==> flow/design.v <==
module fault_fsm #(
    parameter int NUM_CELLS = 4,
    parameter int ADC_WIDTH = 12,
    parameter int V_WARN = 330,
    parameter int V_FAULT = 300,
    parameter int I_WARN = 150,
    parameter int I_FAULT = 200,
    parameter int T_WARN = 60,
    parameter int T_FAULT = 80,
    parameter int DEBOUNCE_CYCLES = 8,
    parameter int PERSIST_TO_FAULT = 50,
    localparam int DEBOUNCE_WIDTH = $clog2(DEBOUNCE_CYCLES+1)
) (
    input  logic                          clk,
    input  logic                          rst_n,
    input  logic [(NUM_CELLS*ADC_WIDTH)-1:0] cell_voltage_packed,
    input  logic [ADC_WIDTH-1:0]          current_raw,
    input  logic [ADC_WIDTH-1:0]          temp_raw,
    input  logic                          mask_voltage,
    input  logic                          mask_current,
    input  logic                          mask_temp,
    input  logic                          manual_reset,
    output logic [1:0]                    state_o,
    output logic                          fault_latched_o,
    output logic [1:0]                    active_fault_code_o,
    output logic [31:0]                   fault_count_o,
    output logic [31:0]                   warning_count_o,
    output logic [31:0]                   last_fault_cycle_o
);
    localparam STATE_NORMAL   = 2'd0;
    localparam STATE_WARNING  = 2'd1;
    localparam STATE_FAULT    = 2'd2;
    localparam STATE_SHUTDOWN = 2'd3;
    function automatic logic [ADC_WIDTH-1:0] get_cell(input int idx);
        get_cell = cell_voltage_packed[(idx+1)*ADC_WIDTH-1 -: ADC_WIDTH];
    endfunction
    function automatic logic [1:0] resolve_code(input logic v, input logic c, input logic t,
                                                 input logic m_v, input logic m_c, input logic m_t);
        if (t && !m_t) resolve_code = 2'd3;
        else if (c && !m_c) resolve_code = 2'd2;
        else if (v && !m_v) resolve_code = 2'd1;
        else resolve_code = 2'd0;
    endfunction
    logic [DEBOUNCE_WIDTH-1:0] cell_cnt [NUM_CELLS];
    logic [DEBOUNCE_WIDTH-1:0] curr_cnt;
    logic [DEBOUNCE_WIDTH-1:0] temp_cnt;
    logic cell_debounced [NUM_CELLS];
    logic curr_debounced;
    logic temp_debounced;
    logic [1:0] state_reg, state_nxt;
    logic [31:0] warning_persist_cnt;
    logic fault_latched_reg;
    logic [1:0] active_fault_code_reg;
    logic [31:0] fault_count_reg;
    logic [31:0] warning_count_reg;
    logic [31:0] last_fault_cycle_reg;
    logic [31:0] cycle_counter;
    logic any_cell_deb;
    logic [1:0] cur_code;
    int i;
    always_ff @(posedge clk or negedge rst_n) begin
        if (!rst_n) begin
            for (i=0;i<NUM_CELLS;i=i+1) begin
                cell_cnt[i] <= '0;
                cell_debounced[i] <= 1'b0;
            end
            curr_cnt <= '0; temp_cnt <= '0;
            curr_debounced <= 1'b0; temp_debounced <= 1'b0;
            state_reg <= STATE_NORMAL;
            warning_persist_cnt <= 32'd0;
            fault_latched_reg <= 1'b0;
            active_fault_code_reg <= 2'd0;
            fault_count_reg <= 32'd0;
            warning_count_reg <= 32'd0;
            last_fault_cycle_reg <= 32'd0;
            cycle_counter <= 32'd0;
            any_cell_deb <= 1'b0;
        end else begin
            cycle_counter <= cycle_counter + 1;
            for (i=0;i<NUM_CELLS;i=i+1) begin
                if (get_cell(i) < ADC_WIDTH'(V_WARN))
                    cell_cnt[i] <= (cell_cnt[i] == DEBOUNCE_WIDTH'(DEBOUNCE_CYCLES)) ? cell_cnt[i] : cell_cnt[i] + 1;
                else
                    cell_cnt[i] <= '0;
                cell_debounced[i] <= (cell_cnt[i] >= DEBOUNCE_WIDTH'(DEBOUNCE_CYCLES));
            end
            if (current_raw > ADC_WIDTH'(I_WARN))
                curr_cnt <= (curr_cnt == DEBOUNCE_WIDTH'(DEBOUNCE_CYCLES)) ? curr_cnt : curr_cnt + 1;
            else curr_cnt <= '0;
            curr_debounced <= (curr_cnt >= DEBOUNCE_WIDTH'(DEBOUNCE_CYCLES));
            if (temp_raw > ADC_WIDTH'(T_WARN))
                temp_cnt <= (temp_cnt == DEBOUNCE_WIDTH'(DEBOUNCE_CYCLES)) ? temp_cnt : temp_cnt + 1;
            else temp_cnt <= '0;
            temp_debounced <= (temp_cnt >= DEBOUNCE_WIDTH'(DEBOUNCE_CYCLES));
            any_cell_deb <= 1'b0;
            for (i=0;i<NUM_CELLS;i=i+1) any_cell_deb <= any_cell_deb | cell_debounced[i];
            cur_code = resolve_code(any_cell_deb, curr_debounced, temp_debounced,
                                   mask_voltage, mask_current, mask_temp);
            state_nxt = state_reg;
            case (state_reg)
                STATE_NORMAL: if (cur_code != 2'd0) begin state_nxt = STATE_WARNING; warning_count_reg <= warning_count_reg + 1; end
                STATE_WARNING: begin
                    if (cur_code == 2'd0) begin
                        if (warning_persist_cnt == 0) state_nxt = STATE_NORMAL;
                        else warning_persist_cnt <= warning_persist_cnt - 1;
                    end else begin
                        warning_persist_cnt <= warning_persist_cnt + 1;
                        if (warning_persist_cnt >= PERSIST_TO_FAULT) begin
                            state_nxt = STATE_FAULT;
                        end
                    end
                end
                STATE_FAULT: begin
                    if (manual_reset) begin
                        state_nxt = STATE_NORMAL;
                    end else if (temp_debounced && !mask_temp) begin
                        state_nxt = STATE_SHUTDOWN;
                    end
                end
                STATE_SHUTDOWN: if (manual_reset) state_nxt = STATE_NORMAL;
            endcase
            if (state_nxt == STATE_FAULT && state_reg != STATE_FAULT) begin
                fault_latched_reg <= 1'b1;
                active_fault_code_reg <= cur_code;
                fault_count_reg <= fault_count_reg + 1;
                last_fault_cycle_reg <= cycle_counter;
            end
            if (state_nxt == STATE_SHUTDOWN) begin
                fault_latched_reg <= 1'b1;
                active_fault_code_reg <= 2'd3;
                fault_count_reg <= fault_count_reg + 1;
                last_fault_cycle_reg <= cycle_counter;
            end
            if (manual_reset) begin
                fault_latched_reg <= 1'b0;
                active_fault_code_reg <= 2'd0;
                warning_persist_cnt <= 32'd0;
            end
            state_reg <= state_nxt;
        end
    end
    assign state_o = state_reg;
    assign fault_latched_o = fault_latched_reg;
    assign active_fault_code_o = active_fault_code_reg;
    assign fault_count_o = fault_count_reg;
    assign warning_count_o = warning_count_reg;
    assign last_fault_cycle_o = last_fault_cycle_reg;
endmodule
[From RTL to reports: fault_fsm]
Tool output for the design above, in the order of the flow.
Line numbers count from 1 in the design file above.
Library cell names are shortened.
The mark n/a stands for no value.
Set-up
  design top: fault_fsm
  clock input: clk
  cell library: sky130hd
  corner: tt_025C_1v80

[Word level]
Source: Yosys, flattened and elaborated. Widths are those after wreduce. Registers that Yosys merges into a memory's read port (data or address) are not register bits. Print and check cells do not count. Equal cells are merged and count once.
Operators by class
  eq/ne operators: 13
  bitwise logic cells: 1
  add/subtract/negate cells: 8
  $lt $le $gt $ge: 7
  multiplexer cells: 31
  reductions and logical operators: 16
Operators with widths (count)
  32-bit two-way mux: 8
  32-bit by 1-bit adder with 32-bit output with constant B: 4
  32-bit by 1-bit subtractor with 32-bit output with constant B: 1
  32-bit by 6-bit greater-or-equal comparator with 1-bit output with constant B: 1
  32-bit zero test: 1
  2-bit two-way mux: 12
  4-bit two-way mux: 6
  12-bit by 6-bit greater-than comparator with 1-bit output with constant B: 1
  12-bit by 8-bit greater-than comparator with 1-bit output with constant B: 1
  12-bit by 9-bit less-than comparator with 1-bit output with constant B: 1
  4-bit by 1-bit adder with 4-bit output with constant B: 3
  4-bit greater-or-equal comparator with constant B: 3
  4-bit == test with constant B: 3
  2-bit == test with constant B: 4
  2-bit != test with constant B: 4
  2-bit parallel mux with 4-bit select: 1
  2-bit nonzero test: 3
  1-bit logical AND: 4
  2-bit zero test: 2
  2-bit AND reduction: 2
  1-bit two-way mux: 4
  1-bit zero test: 3
  3-bit != test with constant B: 1
  3-bit nonzero test: 1
  2-bit by 1-bit == test with 1-bit output with constant B: 1
  1-bit bitwise OR: 1
Storage and ports
  output and inout port bits: 101
  register bits after elaboration: 181

[Longest topological paths]
Longest topological path by Yosys (ltp), each cell counted once; first at word level (registers and memories cut), then after technology mapping (sequential cells cut; the memories' decode and read muxes count).
Depth
  depth after elaboration: 13
  ABC_AREA: 0
  mapped depth: 14
  mapped depth without buffers: 13

[Mapped cells and area]
Yosys stat after the flow's synthesis: flattened, memories mapped to cells. It holds for the ABC_AREA given above (unset counts as 0); a run with the other value may have another netlist.
Totals and module areas in this step are rounded.
Cell types
  dfrtp_1: count 181, area in all 4.53E+03 um^2
  xnor2_1: count 86, area in all 753.222 um^2
  ha_1: count 39, area in all 487.968 um^2
  mux2_1: count 33, area in all 371.606 um^2
  nor2_1: count 78, area in all 292.781 um^2
  xor2_1: count 33, area in all 289.027 um^2
  nand2_1: count 72, area in all 270.259 um^2
  a21oi_1: count 52, area in all 260.25 um^2
  nand3_1: count 51, area in all 255.245 um^2
  and3_1: count 23, area in all 143.888 um^2
  nand4_1: count 22, area in all 137.632 um^2
  a21o_1: count 17, area in all 127.622 um^2
  o21ai_0: count 19, area in all 95.091 um^2
  clkbuf_1: count 18, area in all 67.565 um^2
  inv_1: count 18, area in all 67.565 um^2
  nor4_1: count 10, area in all 62.56 um^2
  and4_1: count 7, area in all 61.309 um^2
  nand2b_1: count 9, area in all 56.304 um^2
Other cell types: 48; their cells: 113.
Synthesis totals
  cells in the netlist: 881
  mapped flip-flops: 181
  mapped area: 9200 um^2
  buffer cells: 25

[Worst setup path after synthesis]
Source: OpenSTA report_checks on the synthesized netlist (no wires, ideal clock, input and output delay 20% of the period each), path of least setup slack; recovery checks are left aside. Register names are those of the netlist, which keeps one name where synthesis merged equal registers.
Timing post-synthesis
  path kind: input to register
  from: input port mask_current
  to: register warning_persist_cnt[31]
  external input delay: 852 ps
  setup time: 125 ps
  stages on the path: 13
  data arrival time: 3623 ps
  slack: 512 ps
  clock period: 4260 ps
  delay of the path: 2896 ps
  launch time at the first pin: 852 ps
  synthesis period reached: 3748 ps
"delay of the path" = arrival - input delay + setup time.
"stages on the path" counts driving pins, that of a launching flip-flop among them; a cell with two outputs on the path counts twice.
"synthesis period reached" = period - worst setup slack (recovery checks aside). The figure is calculated, with input and output delays left at 20% of the set period.
The rows between start and end are the longest chain of elaborated cells between them; the timing report does not say that the signal goes this way. Where chains are equally long, one stands for them.
A line is the first line of the expression or statement that the cell stems from. Yosys adds cells for indexed reads and writes and turns some case tables into memories.
A register here has more assigning lines than the two given.
Between the ends, post-synthesis
  path through: nand2b_1 > nand3_2 > inv_2 > ha_1 > a211oi_2 > o21a_4 > a211oi_4 > o41ai_2 > nand2_1 > a211o_1 > a21oi_2 > o211ai_2 > mux2_4
  length of the longest elaborated chain: 8
Ends and longest elaborated chain, post-synthesis
  start: declaration: RTL line 20  | input  logic                          mask_current,
  1-bit zero test: RTL line 40  | else if (c && !m_c) resolve_code = 2'd2;
  1-bit logical AND: RTL line 40
  2-bit two-way mux: RTL line 40
  2-bit two-way mux: RTL line 39  | if (t && !m_t) resolve_code = 2'd3;
  2-bit zero test: RTL line 103  | if (cur_code == 2'd0) begin
  32-bit two-way mux: RTL line 103
  32-bit two-way mux: RTL line 100  | case (state_reg)
  32-bit two-way mux: RTL line 134  | if (manual_reset) begin
  end: assignment: RTL line 105  | else warning_persist_cnt <= warning_persist_cnt - 1;
  end: assignment: RTL line 107  | warning_persist_cnt <= warning_persist_cnt + 1;
  end: declaration: RTL line 51  | logic [31:0] warning_persist_cnt;

[Path in the finished layout]
Path of least setup slack in the final report of job 1 (OpenROAD, finished layout, wires in). Where an end is a register, its clock arrival counts in the times.
The report prints the path's times to 10 ps; the period is as set.
Timing after layout
  path kind: input to register
  from: input port mask_voltage
  to: register warning_persist_cnt[31]
  launch time at the first pin: 840 ps
  slack: 940 ps
  clock period: 4190 ps
  stages on the path: 15
  external input delay: 840 ps
  setup time: 110 ps
  data arrival time: 3580 ps
The rows between start and end are the longest chain of elaborated cells between them; the timing report does not say that the signal goes this way. Where chains are equally long, one stands for them.
A register here has more assigning lines than the two given.
Between the ends, after layout
  path through: buf_6 > nand2b_4 > nand3_4 > buf_6 > inv_12 > ha_4 > o211ai_1 > o21a_4 > a211oi_4 > o41ai_2 > nand2_1 > a211o_1 > a21oi_2 > o211ai_2 > mux2_4
  length of the longest elaborated chain: 9
Ends and longest elaborated chain, after layout
  start: declaration: RTL line 19  | input  logic                          mask_voltage,
  1-bit zero test: RTL line 41  | else if (v && !m_v) resolve_code = 2'd1;
  1-bit logical AND: RTL line 41
  1-bit two-way mux: RTL line 41
  2-bit two-way mux: RTL line 40  | else if (c && !m_c) resolve_code = 2'd2;
  2-bit two-way mux: RTL line 39  | if (t && !m_t) resolve_code = 2'd3;
  2-bit zero test: RTL line 103  | if (cur_code == 2'd0) begin
  32-bit two-way mux: RTL line 103
  32-bit two-way mux: RTL line 100  | case (state_reg)
  32-bit two-way mux: RTL line 134  | if (manual_reset) begin
  end: assignment: RTL line 105  | else warning_persist_cnt <= warning_persist_cnt - 1;
  end: assignment: RTL line 107  | warning_persist_cnt <= warning_persist_cnt + 1;
  end: declaration: RTL line 51  | logic [31:0] warning_persist_cnt;

Lab notebook: fault_fsm

Settings and measured results of 2 stored flow runs for module fault_fsm (sky130hd), not sorted in any way. The constraints put input and output delay at 20% of the set period each and load the outputs with 0.01 pF.
"achieved clock period": clock period set for the run, less the worst setup slack. It is reckoned from that one timing run; input and output delays stay at 20% of the period that was set.
By "worst setup path time" is meant the share of the clock period that the worst setup path is allowed (20% is reserved at inputs, 20% at outputs), minus its slack. Clock arrival times at its registers enter into it.
"power" rests on the timing tool's default activity at the inputs, not on a simulated workload.
"worst setup path time" is given in steps of 10 ps.
The measured numbers are rounded.

Job 1
==> flow/run.sh <==
#!/bin/bash
# the make line also repeats the synthesis and layout settings of config.mk as NAME=value (left out here)
make -C /OpenROAD-flow-scripts/flow DESIGN_CONFIG=/design/flow/config.mk WORK_HOME=/design/flow/orfs CLKGATE_MAP_FILE= finish
==> flow/config.mk <==
export PLATFORM = sky130hd
export DESIGN_NAME = fault_fsm
export DESIGN_NICKNAME = fault_fsm
export VERILOG_FILES = /design/flow/design.v
export SDC_FILE = /design/flow/constraint.sdc
export NUM_CORES = 4
export LEC_CHECK = 0
export CAP_MARGIN = 20
export CELL_PAD_IN_SITES_DETAIL_PLACEMENT = 0
export CORE_MARGIN = 9
export CORE_UTILIZATION = 52
export CTS_CLUSTER_SIZE = 52
export GPL_ROUTABILITY_DRIVEN = 0
export HOLD_SLACK_MARGIN = 0.24
export MIN_ROUTING_LAYER = met2
export PLACE_DENSITY_LB_ADDON = 0.21
export SETUP_SLACK_MARGIN = 0.95
export SLEW_MARGIN = 20
export TNS_END_PERCENT = 45
==> flow/constraint.sdc <==
create_clock -name core_clock -period 4.19 [get_ports {clk}]
set_input_delay 0.8380 -clock core_clock [delete_from_list [all_inputs] [get_ports {clk}]]
set_output_delay 0.8380 -clock core_clock [all_outputs]
set_load 0.01 [all_outputs]

==> results of job 1 <==
chip area after synthesis (Yosys): 9,200 um^2
die area: 23,000 um^2
standard-cell area of the final layout: 12,000 um^2
utilization: 69 %
worst setup slack after layout: 940 ps
total negative slack: 0 ps
worst hold slack: 440 ps
power: 7,400 uW
achieved clock period: 3,255 ps
worst setup path time: 2,420 ps
worst setup path kind: input to register

Job 2
==> flow/run.sh <==
#!/bin/bash
# the make line also repeats the synthesis and layout settings of config.mk as NAME=value (left out here)
make -C /OpenROAD-flow-scripts/flow DESIGN_CONFIG=/design/flow/config.mk WORK_HOME=/design/flow/orfs CLKGATE_MAP_FILE= finish
==> flow/config.mk <==
export PLATFORM = sky130hd
export DESIGN_NAME = fault_fsm
export DESIGN_NICKNAME = fault_fsm
export VERILOG_FILES = /design/flow/design.v
export SDC_FILE = /design/flow/constraint.sdc
export NUM_CORES = 4
export LEC_CHECK = 0
export CAP_MARGIN = 20
export CELL_PAD_IN_SITES_GLOBAL_PLACEMENT = 1
export CORE_ASPECT_RATIO = 0.95
export CORE_MARGIN = 5
export CORE_UTILIZATION = 68
export GPL_TIMING_DRIVEN = 1
export MAX_ROUTING_LAYER = met4
export PLACE_DENSITY_LB_ADDON = 0.27
export SETUP_SLACK_MARGIN = 0.74
export SLEW_MARGIN = 20
export TNS_END_PERCENT = 70
==> flow/constraint.sdc <==
create_clock -name core_clock -period 4.86 [get_ports {clk}]
set_input_delay 0.9720 -clock core_clock [delete_from_list [all_inputs] [get_ports {clk}]]
set_output_delay 0.9720 -clock core_clock [all_outputs]
set_load 0.01 [all_outputs]

==> results of job 2 <==
did not finish, placement stopped with FLW-0024
